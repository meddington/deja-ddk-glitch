==> flow/design.v <==
module deja_glitch_power (
	input	wire	clk_i,
	input	wire	rst_i,
	input	wire	stb_i,
	input	wire	we_i,
	input	wire	[3:0] adr_i,
	input	wire	[7:0] dat_i,
	output	reg		ack_o,
	output	reg		[7:0] dat_o,
	input	wire	run_i,	 
	output	reg		power_o
	);
reg		[63:0]	run_cnt;
reg		[63:0]	iter_cnt;	 
reg		[3:0]	state;
reg		[7:0]	size;		 
reg		[7:0]	step;		 
reg				finished;	 
always @ (posedge clk_i)
begin
	power_o		<= power_o;
	run_cnt		<= run_cnt;
	iter_cnt	<= iter_cnt;
	state		<= state;
	size		<= size;
	step		<= step;
	finished	<= finished;
	ack_o		<= 1'b0;
	dat_o		<= dat_o;
	if(rst_i)
	begin
		size		<= 8'd1;
		step		<= 8'd1;
		finished	<= 1'b0;
		power_o		<= 1'b1;
		dat_o		<= 8'd0;
		ack_o		<= 1'b0;
		run_cnt		<= 64'd0;
		iter_cnt	<= 64'd0;
		state		<= 4'd0;
	end
	else
	begin
		if(stb_i && we_i)
		begin
			case(adr_i)
				4'd0:
				begin
					size <= dat_i;
					ack_o <= 1'b1;
				end
				4'd1:
				begin
					step <= dat_i;
					ack_o <= 1'b1;
				end
				default:
				begin
					dat_o <= 8'd0;
					ack_o <= 1'b0;
				end
			endcase
		end
		else if(stb_i && !we_i)
		begin
			case(adr_i)
				4'd0:
				begin
					dat_o <= size;
					ack_o <= 1'b1;
				end
				4'd1:
				begin
					dat_o <= step;
					ack_o <= 1'b1;
				end
				4'd2:
				begin
					dat_o <= {7'd0, finished};
					ack_o <= 1'b1;
				end
				default:
				begin
					dat_o <= 8'd0;
					ack_o <= 1'b0;
				end
			endcase
		end
		case(state)
			4'd0:
			begin
				power_o <= 1'b1;
				finished <= 1'b0;
				if(run_i)
				begin
					if((iter_cnt * step) == 0)
					begin
						power_o <= 1'b0;
					end
					run_cnt <= 64'd1;  
					state <= 4'd1;
				end
			end
			4'd1:
			begin
				run_cnt <= (run_cnt + 64'd1);
				if(!run_i)
				begin
					state <= 4'd2;
				end
				else if(run_cnt == (iter_cnt * step))
				begin
					power_o <= 1'b0;
				end
				else if(run_cnt == ((iter_cnt * step) + size))
				begin
					power_o <= 1'b1;
					state <= 4'd3;
				end
			end
			4'd3:
			begin
				if(!run_i)
				begin
					iter_cnt <= iter_cnt + 64'd1;
					state <= 4'd0;
				end
			end
			4'd2:
			begin
				iter_cnt <= iter_cnt + 64'd1;
				power_o <= 1'b1;
				finished <= 1'b1;
				state <= 4'd0;
			end
		endcase
	end
end
endmodule
Tool chain data of deja_glitch_power
Tool output for the design above, in the order of the flow.
Lines are those of the file above, counted from 1.
A cell with n/a has no value.

inputs
  design top = deja_glitch_power
  clock port = clk_i
  cell library = sky130hd
  library corner = tt_025C_1v80

Word-level counts
Source: Yosys, flattened and elaborated, memories not mapped. Widths are those after wreduce. Registers that Yosys merges into a memory's read port (data or address) are not register bits. Print and check cells do not count. Equal cells are merged and count once.

cells by class
  $add $sub $neg = 3
  multipliers = 1
  div/mod/pow operators = 0
  magnitude comparators = 0
  equal/unequal tests = 14
  shift-type cells = 0
  multiplexer cells = 25
  bitwise logic cells = 0
  reductions and logical operators = 21

operator list
  cell                                            count
  multiplier 64 x 8 -> 64 bit                     1
  case mux 64 bit (select 2 bit)                  2
  adder 64 x 1 -> 64 bit (second input constant)  2
  == test 64 bit                                  2
  2-to-1 mux 64 bit                               2
  adder 64 x 8 -> 64 bit                          1
  zero test 64 bit                                1
  case mux 8 bit (select 3 bit)                   1
  2-to-1 mux 8 bit                                3
  2-to-1 mux 4 bit                                5
  case mux 4 bit (select 4 bit)                   1
  == test 4 x 2 -> 1 bit (second input constant)  3
  AND reduction 2 bit                             5
  != test 3 bit (second input constant)           3
  2-to-1 mux 1 bit                                9
  != test 2 bit (second input constant)           4
  nonzero test 2 bit                              4
  == test 4 x 1 -> 1 bit (second input constant)  2
  zero test 4 bit                                 2
  AND reduction 5 bit                             1
  nonzero test 4 bit                              1
  AND reduction 3 bit                             1
  nonzero test 3 bit                              1
  OR reduction 3 bit                              1
  case mux 1 bit (select 3 bit)                   1
  logical AND 1 bit                               2
  OR reduction 2 bit                              1
  case mux 1 bit (select 2 bit)                   1
  zero test 1 bit                                 1

word-level totals
  register bits = 159
  latch bits = 0
  memory bits (writable) = 0
  bits in read-only memories = 0
  word width x clocked read ports = 0
  memories kept = 0
  bits of input ports = 17
  output and inout port bits = 10

Logic depth
Yosys ltp: most cells in a row. Word level: on the elaborated netlist, between registers, memories and ports. Mapped: between sequential cells and ports; inverters and the memories' decode and read muxes count.

logic depth
  depth in word-level cells = 7
  ABC_AREA = 0
  depth in mapped cells = 32
  mapped depth without buffers = 29

Mapped cells and area
The flow's flattened synthesis, as Yosys stat reports it; memories are mapped. The netlist is that of the ABC_AREA named above (0 if unset); the other value can give another one.
Totals and module areas in this step are rounded.

cells by type
  cell                       count  total area (µm²)
  sky130_fd_sc_hd__fa_1      349    6.99E+03
  sky130_fd_sc_hd__dfxtp_1   159    3.18E+03
  sky130_fd_sc_hd__nand2_1   536    2011.93
  sky130_fd_sc_hd__inv_1     293    1.1E+03
  sky130_fd_sc_hd__xnor2_1   124    1.09E+03
  sky130_fd_sc_hd__xor2_1    120    1.05E+03
  sky130_fd_sc_hd__ha_1      82     1.03E+03
  sky130_fd_sc_hd__and2_1    160    1000.96
  sky130_fd_sc_hd__nor2_1    257    964.675
  sky130_fd_sc_hd__clkbuf_1  187    701.923
  sky130_fd_sc_hd__a21oi_1   121    605.581
  sky130_fd_sc_hd__nand4_1   76     475.456
  sky130_fd_sc_hd__nand3_1   87     435.418
  sky130_fd_sc_hd__o21ai_0   87     435.418
  sky130_fd_sc_hd__and3_1    55     344.08
  sky130_fd_sc_hd__nor3_1    57     285.274
  sky130_fd_sc_hd__a21o_1    36     270.259
  sky130_fd_sc_hd__mux2i_1   27     270.259

Other cell types: 68; their cells: 439.

synthesis totals
  standard cells after synthesis = 3252
  cell area after synthesis = 25700 µm²
  sequential area = 3180 µm²
  flip-flop cells = 159

Path before layout
Source: OpenSTA report_checks on the synthesized netlist (no wires, ideal clock, input and output delay 20% of the period each), path of least setup slack; recovery checks are left aside. Register names are those of the netlist, which keeps one name where synthesis merged equal registers.

timing path post-synthesis
  path type = flip-flop to flip-flop
  start point = register step[5]
  end point = register power_o
  period = 12.1 ns
  data arrival time = 7.739 ns
  required time = 12.021 ns
  path slack = 4.281 ns
  delay of the path = 7.818 ns
  stages = 27
  period reached after synthesis = 7.819 ns

"delay of the path" is the arrival time less input delay plus setup time.
"stages": output pins that drive a net of the path, with the launching flip-flop's if there is one; two outputs of one cell count as two.
"period reached after synthesis" is the clock period less the worst setup slack; recovery checks do not enter. This is arithmetic on one report: input and output delays are still those of the set period (20% each).
The rows between start and end are the longest chain of elaborated cells between them; the timing report does not say that the signal goes this way. Where chains are equally long, one stands for them.
A line is the first line of the expression or statement that the cell stems from. Yosys adds cells for indexed reads and writes and turns some case tables into memories.
A register here has more assigning lines than the two given.

on the way, post-synthesis
  cell sequence = sky130_fd_sc_hd__dfxtp_1 -> sky130_fd_sc_hd__clkbuf_1 -> sky130_fd_sc_hd__clkbuf_1 -> sky130_fd_sc_hd__clkbuf_1 -> sky130_fd_sc_hd__nand2_1 -> sky130_fd_sc_hd__fa_1 -> sky130_fd_sc_hd__fa_1 -> sky130_fd_sc_hd__fa_1 -> sky130_fd_sc_hd__fa_1 -> sky130_fd_sc_hd__inv_1 -> sky130_fd_sc_hd__ha_1 -> sky130_fd_sc_hd__buf_2 -> sky130_fd_sc_hd__nand4_1 -> sky130_fd_sc_hd__o41ai_1 -> sky130_fd_sc_hd__a21oi_2 -> sky130_fd_sc_hd__o31a_1 -> sky130_fd_sc_hd__a31o_2 -> sky130_fd_sc_hd__xnor2_1 -> sky130_fd_sc_hd__nand4_1 -> sky130_fd_sc_hd__nor4_2 -> sky130_fd_sc_hd__and4_1 -> sky130_fd_sc_hd__nor4b_1 -> sky130_fd_sc_hd__xor2_1 -> sky130_fd_sc_hd__or4_1 -> sky130_fd_sc_hd__nor4_2 -> sky130_fd_sc_hd__a21oi_1 -> sky130_fd_sc_hd__a211oi_2
  cells in the longest elaborated chain = 7
  elaborated cells between the ends (all ways) = 13
  classes of those cells = add/sub: 1; mul: 1; eq/ne: 3; mux: 6; reduce/logical: 2

ends and longest elaborated chain, post-synthesis
  element                        line  source
  start: declaration             17    reg [7:0] step;
  start: assignment              26    step <= step;
  start: assignment              54    step <= dat_i;
  multiplier 64 x 8 -> 64 bit    115   else if(run_cnt == ((iter_cnt * step) + size))
  adder 64 x 8 -> 64 bit         115
  == test 64 bit                 115
  2-to-1 mux 1 bit               115
  2-to-1 mux 1 bit               111   else if(run_cnt == (iter_cnt * step))
  2-to-1 mux 1 bit               107   if(!run_i)
  case mux 1 bit (select 3 bit)  89    case(state)
  end: assignment                21    power_o <= power_o;
  end: assignment                92    power_o <= 1'b1;
  end: declaration               11    output reg power_o

Worst path after layout
From the final timing report of stored run 2: the path of least setup slack in the routed layout; clock arrival at registers is part of the times.

timing path after layout
  path type = flip-flop to flip-flop
  start point = register step[3]
  end point = register power_o
  period = 10.3 ns
  data arrival time = 9.63 ns
  required time = 10.72 ns
  path slack = 1.09 ns
  stages = 23

The rows between start and end are the longest chain of elaborated cells between them; the timing report does not say that the signal goes this way. Where chains are equally long, one stands for them.
A register here has more assigning lines than the two given.

on the way, after layout
  cell sequence = sky130_fd_sc_hd__dfxtp_2 -> sky130_fd_sc_hd__nand2_1 -> sky130_fd_sc_hd__fa_1 -> sky130_fd_sc_hd__fa_1 -> sky130_fd_sc_hd__fa_1 -> sky130_fd_sc_hd__fa_1 -> sky130_fd_sc_hd__inv_1 -> sky130_fd_sc_hd__ha_1 -> sky130_fd_sc_hd__nand2_1 -> sky130_fd_sc_hd__o21ai_0 -> sky130_fd_sc_hd__a221oi_1 -> sky130_fd_sc_hd__nor4_2 -> sky130_fd_sc_hd__nor4_1 -> sky130_fd_sc_hd__nor3_1 -> sky130_fd_sc_hd__nand4_1 -> sky130_fd_sc_hd__nor4_2 -> sky130_fd_sc_hd__and4_1 -> sky130_fd_sc_hd__nor4b_1 -> sky130_fd_sc_hd__xor2_1 -> sky130_fd_sc_hd__or4_1 -> sky130_fd_sc_hd__nor4_2 -> sky130_fd_sc_hd__a21oi_1 -> sky130_fd_sc_hd__a211oi_2
  cells in the longest elaborated chain = 7
  elaborated cells between the ends (all ways) = 13
  classes of those cells = add/sub: 1; mul: 1; eq/ne: 3; mux: 6; reduce/logical: 2

ends and longest elaborated chain, after layout
  element                        line  source
  start: declaration             17    reg [7:0] step;
  start: assignment              26    step <= step;
  start: assignment              54    step <= dat_i;
  multiplier 64 x 8 -> 64 bit    115   else if(run_cnt == ((iter_cnt * step) + size))
  adder 64 x 8 -> 64 bit         115
  == test 64 bit                 115
  2-to-1 mux 1 bit               115
  2-to-1 mux 1 bit               111   else if(run_cnt == (iter_cnt * step))
  2-to-1 mux 1 bit               107   if(!run_i)
  case mux 1 bit (select 3 bit)  89    case(state)
  end: assignment                21    power_o <= power_o;
  end: assignment                92    power_o <= 1'b1;
  end: declaration               11    output reg power_o

==> runs of deja_glitch_power <==
Flow measurements of deja_glitch_power on sky130hd: 2 stored runs with different settings, listed in no order. Input and output delays are each 20% of the period that was set; the output load is 0.01 pF.
By "period reached" is meant the clock period of the run minus its worst setup slack. This is arithmetic on one report: input and output delays are still those of the set period (20% each).
By "time of the worst setup path" is meant the share of the clock period that the worst setup path is allowed (20% is reserved at inputs, 20% at outputs), minus its slack. Clock arrival times at its registers enter into it.
"power consumption": no workload was simulated; the value follows from the tool's default switching activity.
The results are shown rounded.
Among the settings, n/a means not set for that run.
Results: n/a = not shown.

setting or result                             stored run 1  stored run 2
period_ns                                     7.85          10.3
CORE_UTILIZATION                              72            49
SETUP_SLACK_MARGIN                            0.37          -0.14
CELL_PAD_IN_SITES_GLOBAL_PLACEMENT            3             n/a
TNS_END_PERCENT                               90            n/a
GPL_TIMING_DRIVEN                             0             n/a
MIN_ROUTING_LAYER                             met1          met1
CAP_MARGIN                                    20            20
CORE_MARGIN                                   2             8
SLEW_MARGIN                                   20            30
PLACE_DENSITY                                 n/a           0.65
ABC_AREA                                      n/a           0
CTS_CLUSTER_DIAMETER                          n/a           310
MAX_ROUTING_LAYER                             n/a           met4
worst setup slack after layout (ns)           n/a           1.09
worst hold slack in the final report (ns)     n/a           0.510
die size (µm²)                                n/a           60100
time of the worst setup path (ns)             n/a           9.21
critical path kind                            n/a           flip-flop to flip-flop
standard-cell area of the final layout (µm²)  n/a           26800
utilization after routing                     n/a           0.513
period reached (ns)                           n/a           9.210
synthesis area (µm²)                          n/a           25700
power consumption (µW)                        n/a           1340
post-route setup TNS (ns)                     n/a           0.000

Stored run 1: incomplete, placement halted on GPL-0301
